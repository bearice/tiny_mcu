==> flow/design.v <==
module uart_tx (
        input clk,
        input reset,
        input [31:0] prescale,
        input tx_ready,
        input [7:0] tx_data,
        output reg tx,
        output reg tx_busy
    );
    localparam TX_IDLE = 0;
    localparam TX_START = 1;
    localparam TX_DATA = 2;
    localparam TX_STOP = 3;
    localparam TX_CLEAN = 4;
    reg [7:0] data;
    reg [2:0] state;
    reg [2:0] bit_count;
    reg [31:0] counter;
    always @(posedge clk or negedge reset) begin
        if (!reset) begin
            state <= TX_IDLE;
            bit_count <= 0;
            counter <= 0;
            data <= 0;
            tx_busy <= 1'b0;
        end else begin
            case(state)
                TX_IDLE: begin
                    tx <= 1'b1;
                    counter <= 0;
                    if(tx_ready) begin
                        data <= tx_data;
                        tx_busy <= 1'b1;
                        state <= TX_START;
                    end else begin
                        state <= TX_IDLE;
                    end
                end
                TX_START: begin
                    tx <= 1'b0;
                    if (counter < prescale-1) begin
                        counter <= counter + 1;
                        state <= TX_START;
                    end else begin
                        bit_count <= 0;
                        counter <= 0;
                        state <= TX_DATA;
                    end
                end
                TX_DATA: begin
                    tx <= data[bit_count];
                    if (counter < prescale-1) begin
                        counter <= counter + 1;
                        state <= TX_DATA;
                    end else begin
                        counter <= 0;
                        if (bit_count<7) begin
                            bit_count <= bit_count + 1;
                            state <= TX_DATA;
                        end else begin
                            state <= TX_STOP;
                        end
                    end
                end
                TX_STOP: begin
                    tx <= 1'b1;
                    if (counter < prescale-1) begin
                        counter <= counter + 1;
                        state <= TX_STOP;
                    end else begin
                        counter <= 0;
                        state <= TX_CLEAN;
                    end
                end
                TX_CLEAN: begin
                    tx_busy <= 1'b0;
                    state <= TX_IDLE;
                end
                default: begin
                    state <= TX_IDLE;
                end
            endcase
        end
    end
endmodule
module uart_rx (
        input clk,
        input reset,
        input [31:0] prescale,
        input rx,
        output reg [7:0] rx_data,
        output reg rx_busy,
        output reg rx_error,
        output reg rx_ready
    );
    localparam RX_IDLE = 0;
    localparam RX_START = 1;
    localparam RX_DATA = 2;
    localparam RX_STOP = 3;
    localparam RX_CLEAN = 4;
    reg sync;
    reg rxd;
    always @(posedge clk or negedge reset) begin
        if (!reset) begin
            sync<=1;
            rxd<=1;
        end else begin
            sync <= rx;
            rxd <= sync;
        end
    end
    reg [7:0] data;
    reg [2:0] state;
    reg [2:0] bit_count;
    reg [31:0] counter;
    always @(posedge clk or negedge reset) begin
        if (!reset) begin
            state <= RX_IDLE;
            bit_count <= 0;
            counter <= 0;
            data <= 0;
            rx_busy <= 0;
            rx_error <= 3'b000;
            rx_ready <= 0;
            rx_data <= 0;
        end else begin
            case(state)
                RX_IDLE: begin
                    if(rxd == 1'b0) begin
                        counter <= 0;
                        rx_busy <= 1'b1;
                        state <= RX_START;
                    end else begin
                        rx_busy <= 1'b0;
                    end
                end
                RX_START: begin
                    if (counter < (prescale-1>>1)) begin
                        counter <= counter + 1;
                        state <= RX_START;
                    end else begin
                        if (rxd == 1'b0) begin
                            counter <= 0;
                            bit_count <= 0;
                            data <= 0;
                            state <= RX_DATA;
                        end else begin
                            state <= RX_IDLE;
                            rx_error <= 1'b1;
                        end
                    end
                end
                RX_DATA: begin
                    if (counter < prescale-1) begin
                        counter <= counter + 1;
                        state <= RX_DATA;
                    end else begin
                        data[bit_count] <= rxd;
                        counter <= 0;
                        if (bit_count < 7) begin
                            bit_count <= bit_count + 1;
                            state <= RX_DATA;
                        end else begin
                            bit_count <= 0;
                            state <= RX_STOP;
                        end
                    end
                end
                RX_STOP: begin
                    if (counter < prescale-1) begin
                        counter <= counter + 1;
                        state <= RX_STOP;
                    end else begin
                        rx_data <= data;
                        rx_ready <= 1'b1;
                        counter <= 0;
                        state <= RX_CLEAN;
                    end
                end
                RX_CLEAN: begin
                    rx_busy <= 1'b0;
                    rx_ready <= 1'b0;
                    rx_error <= 1'b0;
                    state <= RX_IDLE;
                end
                default: begin
                    state <= RX_IDLE;
                end
            endcase
        end
    end
endmodule
* Reports on uart_rx
Tool output for the design above, in the order of the flow.
Line numbers count from 1 in the design file above.
Operators carry their Yosys type and port widths (W data, S select, Z words).
A cell with n/a has no value.
- Design top :: uart_rx
- Clock input :: clk
- Standard-cell library :: sky130hd
- Library corner :: tt_025C_1v80

* Elaborated design
Yosys after proc, flatten, opt, wreduce and memory -nomap, before mapping. Memory bits, and registers merged into a memory's read port (data or address), are not among the register bits. Print and check cells are not counted. Equal cells are merged and count once.
- Add/sub/neg operators :: 4
- Order comparisons :: 3
- Equal/unequal tests :: 10
- Shift-type cells :: 2
- Mux-type cells :: 27
- Bitwise gates (word level) :: 4
- Reduce/logical cells :: 11
** Operators by type and width (number)
- $pmux W32 S3 :: 1
- $mux W32 :: 3
- $add A32 B1 Y32 const B :: 1
- $sub A32 B1 Y32 const B :: 1
- $lt A32 B31 Y1 :: 1
- $lt A32 B32 Y1 :: 1
- $mux W8 :: 3
- $mux W3 :: 6
- $pmux W8 S2 :: 1
- $ne A2 B2 Y1 const B :: 6
- $pmux W3 S4 :: 1
- $shift A1 B4 Y8 :: 1
- $shift A1 B4 Y8 const A :: 1
- $reduce_bool A2 Y1 :: 4
- $and A8 B8 Y8 :: 1
- $or A8 B8 Y8 :: 1
- $not A8 Y8 :: 1
- $eq A3 B2 Y1 const B :: 2
- $pmux W3 S2 :: 1
- $pmux W1 S2 :: 3
- $mux W1 :: 6
- $reduce_and A2 Y1 :: 2
- $neg A3 Y4 :: 1
- $reduce_and A4 Y1 :: 1
- $reduce_bool A4 Y1 :: 1
- $mux W2 :: 2
- $add A3 B1 Y3 const B :: 1
- $eq A3 B1 Y1 const B :: 1
Other operator kinds: 6; their cells: 6.
- Bits in registers :: 59
- Input bits :: 35
- Output and inout port bits :: 11
- Word-level cells :: 71

* Longest topological paths
Longest topological path by Yosys (ltp), each cell counted once; first at word level (registers and memories cut), then after technology mapping (sequential cells cut; the memories' decode and read muxes count).
- Depth after elaboration :: 7
- ABC_AREA :: 0
- Mapped depth :: 22
- Depth with buffers taken out :: 20

* After synthesis
Source: synth_stat.txt of the flow (Yosys; design flattened, memories mapped). It holds for the ABC_AREA given above (unset counts as 0); a run with the other value may have another netlist.
The area totals of this step are shown rounded.
- Mapped cells :: 691
- Chip area (Yosys) :: 0.0059 sq mm
- Area of sequential cells :: 0.00153 sq mm
- Flip-flop cells :: 61
- Buffer cells :: 30
** Cells by type
- sky130_fd_sc_hd__dfrtp_1 :: number 58, total area 1.45E+03 sq um
- sky130_fd_sc_hd__ha_1 :: number 54, total area 675.648 sq um
- sky130_fd_sc_hd__nand2_1 :: number 70, total area 262.752 sq um
- sky130_fd_sc_hd__nand3_1 :: number 44, total area 220.211 sq um
- sky130_fd_sc_hd__xnor2_1 :: number 20, total area 175.168 sq um
- sky130_fd_sc_hd__nor2_1 :: number 46, total area 172.666 sq um
- sky130_fd_sc_hd__a21o_1 :: number 21, total area 157.651 sq um
- sky130_fd_sc_hd__o211ai_1 :: number 21, total area 157.651 sq um
- sky130_fd_sc_hd__xnor3_1 :: number 6, total area 135.13 sq um
- sky130_fd_sc_hd__a21oi_1 :: number 25, total area 125.12 sq um
- sky130_fd_sc_hd__a2bb2oi_1 :: number 14, total area 122.618 sq um
- sky130_fd_sc_hd__and2_1 :: number 19, total area 118.864 sq um
- sky130_fd_sc_hd__nand4_1 :: number 18, total area 112.608 sq um
- sky130_fd_sc_hd__or3_1 :: number 18, total area 112.608 sq um
- sky130_fd_sc_hd__o21ai_0 :: number 19, total area 95.091 sq um
- sky130_fd_sc_hd__inv_1 :: number 25, total area 93.84 sq um
- sky130_fd_sc_hd__or2_2 :: number 15, total area 93.84 sq um
- sky130_fd_sc_hd__mux2_1 :: number 8, total area 90.086 sq um
Not listed: further types 61, cells in them 190.

* Worst setup path after synthesis
Path of least setup slack by OpenSTA after synthesis, without wires, with an ideal clock, recovery checks aside; 20% of the period is set as input and as output delay. Where synthesis merged equal registers, the netlist keeps one of their names.
- Path type :: input port to flip-flop
- Start :: in prescale[8]
- End :: reg rx_data[0]
- Clock period :: 5.45 ns
- Library setup time :: 0.127 ns
- Time at the first pin :: 1.090 ns
- Arrival :: 5.456 ns
- Required time :: 5.323 ns
- Path slack :: -0.133 ns
- Path delay :: 4.493 ns
- Driving pins on the path :: 20
- Path buffers :: 3
- Period reached after synthesis :: 5.583 ns
"path delay" is the arrival time less input delay plus setup time.
"driving pins on the path": output pins that drive a net of the path, with the launching flip-flop's if there is one; two outputs of one cell count as two.
"period reached after synthesis" is the clock period less the worst setup slack; recovery checks do not enter. This is arithmetic on one report: input and output delays are still those of the set period (20% each).
Between the ends stands the longest chain of elaborated cells between them, by number of cells; it is not shown to be the way that was timed. Of several equally long chains one is given.
Each line given opens the expression or statement behind the cell; cells for indexed reads and writes are added by Yosys, which also makes memories of some case tables.
- Path through :: sky130_fd_sc_hd__or4_1 > sky130_fd_sc_hd__buf_2 > sky130_fd_sc_hd__or4_1 > sky130_fd_sc_hd__nor2_1 > sky130_fd_sc_hd__nand2_1 > sky130_fd_sc_hd__or3_1 > sky130_fd_sc_hd__or2_2 > sky130_fd_sc_hd__nor2_1 > sky130_fd_sc_hd__xnor2_1 > sky130_fd_sc_hd__ha_1 > sky130_fd_sc_hd__nand4_1 > sky130_fd_sc_hd__nor2_1 > sky130_fd_sc_hd__nand3b_1 > sky130_fd_sc_hd__mux2_2 > sky130_fd_sc_hd__a311oi_2 > sky130_fd_sc_hd__a211o_1 > sky130_fd_sc_hd__buf_4 > sky130_fd_sc_hd__and2_1 > sky130_fd_sc_hd__buf_6 > sky130_fd_sc_hd__mux2_1
- Cells in the longest elaborated chain :: 4
** Ends and longest elaborated chain, after synthesis
- from (decl) :: RTL line 89 : input [31:0] prescale,
- $sub A32 B1 Y32 :: RTL line 170 : if (counter < prescale-1) begin
- $lt A32 B32 Y1 :: RTL line 170
- $not A1 Y1
- $reduce_and A2 Y1
- to (assign) :: RTL line 125 : rx_data <= 0;
- to (assign) :: RTL line 174 : rx_data <= data;
- to (decl) :: RTL line 91 : output reg [7:0] rx_data,

* Timing after layout
Path of least setup slack in the final report of stored run 1 (OpenROAD, finished layout, wires in). Where an end is a register, its clock arrival counts in the times.
- Path type :: input port to flip-flop
- Start :: in prescale[0]
- End :: reg counter[20]
- Clock period :: 6.9 ns
- Library setup time :: 0.06 ns
- Time at the first pin :: 1.38 ns
- Arrival :: 6.72 ns
- Required time :: 7.18 ns
- Path slack :: 0.46 ns
- Driving pins on the path :: 17
- Path buffers :: 1
Between the ends stands the longest chain of elaborated cells between them, by number of cells; it is not shown to be the way that was timed. Of several equally long chains one is given.
At most two assigning lines are given for a register; there are more.
- Path through :: sky130_fd_sc_hd__clkdlybuf4s50_1 > sky130_fd_sc_hd__inv_1 > sky130_fd_sc_hd__ha_1 > sky130_fd_sc_hd__or4b_2 > sky130_fd_sc_hd__nor3_1 > sky130_fd_sc_hd__nand4bb_1 > sky130_fd_sc_hd__xor2_1 > sky130_fd_sc_hd__ha_1 > sky130_fd_sc_hd__nand4_1 > sky130_fd_sc_hd__nor3_1 > sky130_fd_sc_hd__o221a_2 > sky130_fd_sc_hd__o2111ai_1 > sky130_fd_sc_hd__a2111oi_2 > sky130_fd_sc_hd__o211ai_1 > sky130_fd_sc_hd__nand4_2 > sky130_fd_sc_hd__and2_0 > sky130_fd_sc_hd__a21o_1
- Cells in the longest elaborated chain :: 4
** Ends and longest elaborated chain, post-layout
- from (decl) :: RTL line 89 : input [31:0] prescale,
- $sub A32 B1 Y32 :: RTL line 154 : if (counter < prescale-1) begin
- $lt A32 B32 Y1 :: RTL line 154
- $mux W32 :: RTL line 154
- $pmux W32 S3 :: RTL line 127 : case(state)
- to (assign) :: RTL line 139 : counter <= counter + 1;
- to (assign) :: RTL line 155 : counter <= counter + 1;
- to (decl) :: RTL line 115 : reg [31:0] counter;

Wiki page: uart_rx / flow data

Record of 2 stored runs of the RTL-to-layout flow on uart_rx, platform sky130hd. The runs are unordered. Constraints: input delay and output delay 20% of the set period each, output load 0.01 pF.
"period achieved" = clock period - worst setup slack. The figure is calculated, with input and output delays left at 20% of the set period.
"time used up by the worst setup path" is the time allowed to the run's worst setup path (the clock period less input and output delay, where it has them) less its slack. Clock arrival times count: a late capture clock shortens it, a late launch clock lengthens it.
"total power after layout" rests on the timing tool's default activity at the inputs, not on a simulated workload.
Measured values are rounded.

* Stored run 1
** Files
==> flow/run.sh <==
#!/bin/bash
# the make line also repeats the synthesis and layout settings of config.mk as NAME=value (left out here)
make -C /OpenROAD-flow-scripts/flow DESIGN_CONFIG=/design/flow/config.mk WORK_HOME=/design/flow/orfs CLKGATE_MAP_FILE= finish
==> flow/config.mk <==
export PLATFORM = sky130hd
export DESIGN_NAME = uart_rx
export DESIGN_NICKNAME = uart_rx
export VERILOG_FILES = /design/flow/design.v
export SDC_FILE = /design/flow/constraint.sdc
export NUM_CORES = 4
export LEC_CHECK = 0
export CAP_MARGIN = 20
export CORE_MARGIN = 2
export CORE_UTILIZATION = 54
export SLEW_MARGIN = 20
==> flow/constraint.sdc <==
create_clock -name core_clock -period 6.9 [get_ports {clk}]
set_input_delay 1.3800 -clock core_clock [delete_from_list [all_inputs] [get_ports {clk}]]
set_output_delay 1.3800 -clock core_clock [all_outputs]
set_load 0.01 [all_outputs]
** Results
- Total power after layout :: 1,980 µW
- Worst hold slack in the final report :: 0.362 ns
- Setup total negative slack :: 0.000 ns
- Period achieved :: 6.445 ns
- Utilization of the finished layout :: 62.8%
- Smallest setup slack :: 0.455 ns
- Area inside the die boundary :: 0.0118 sq mm
- Chip area after synthesis (Yosys) :: 0.0059 sq mm
- Time used up by the worst setup path :: 5.06 ns
- Worst path kind :: input port to flip-flop

* Stored run 2
** Files
==> flow/run.sh <==
#!/bin/bash
# the make line also repeats the synthesis and layout settings of config.mk as NAME=value (left out here)
make -C /OpenROAD-flow-scripts/flow DESIGN_CONFIG=/design/flow/config.mk WORK_HOME=/design/flow/orfs CLKGATE_MAP_FILE= finish
==> flow/config.mk <==
export PLATFORM = sky130hd
export DESIGN_NAME = uart_rx
export DESIGN_NICKNAME = uart_rx
export VERILOG_FILES = /design/flow/design.v
export SDC_FILE = /design/flow/constraint.sdc
export NUM_CORES = 4
export LEC_CHECK = 0
export CAP_MARGIN = 5
export CELL_PAD_IN_SITES_DETAIL_PLACEMENT = 1
export CORE_MARGIN = 2
export CORE_UTILIZATION = 41
export CTS_CLUSTER_SIZE = 91
export GPL_TIMING_DRIVEN = 0
export PLACE_DENSITY = 0.77
export SLEW_MARGIN = 20
==> flow/constraint.sdc <==
create_clock -name core_clock -period 4.22 [get_ports {clk}]
set_input_delay 0.8440 -clock core_clock [delete_from_list [all_inputs] [get_ports {clk}]]
set_output_delay 0.8440 -clock core_clock [all_outputs]
set_load 0.01 [all_outputs]
** Results
- Total power after layout :: 4,420 µW
- Worst hold slack in the final report :: 0.353 ns
- Setup total negative slack :: -50.7 ns
- Period achieved :: 5.254 ns
- Utilization of the finished layout :: 57.2%
- Smallest setup slack :: -1.03 ns
- Area inside the die boundary :: 0.0154 sq mm
- Chip area after synthesis (Yosys) :: 0.0059 sq mm
- Time used up by the worst setup path :: 4.41 ns
- Worst path kind :: input port to flip-flop
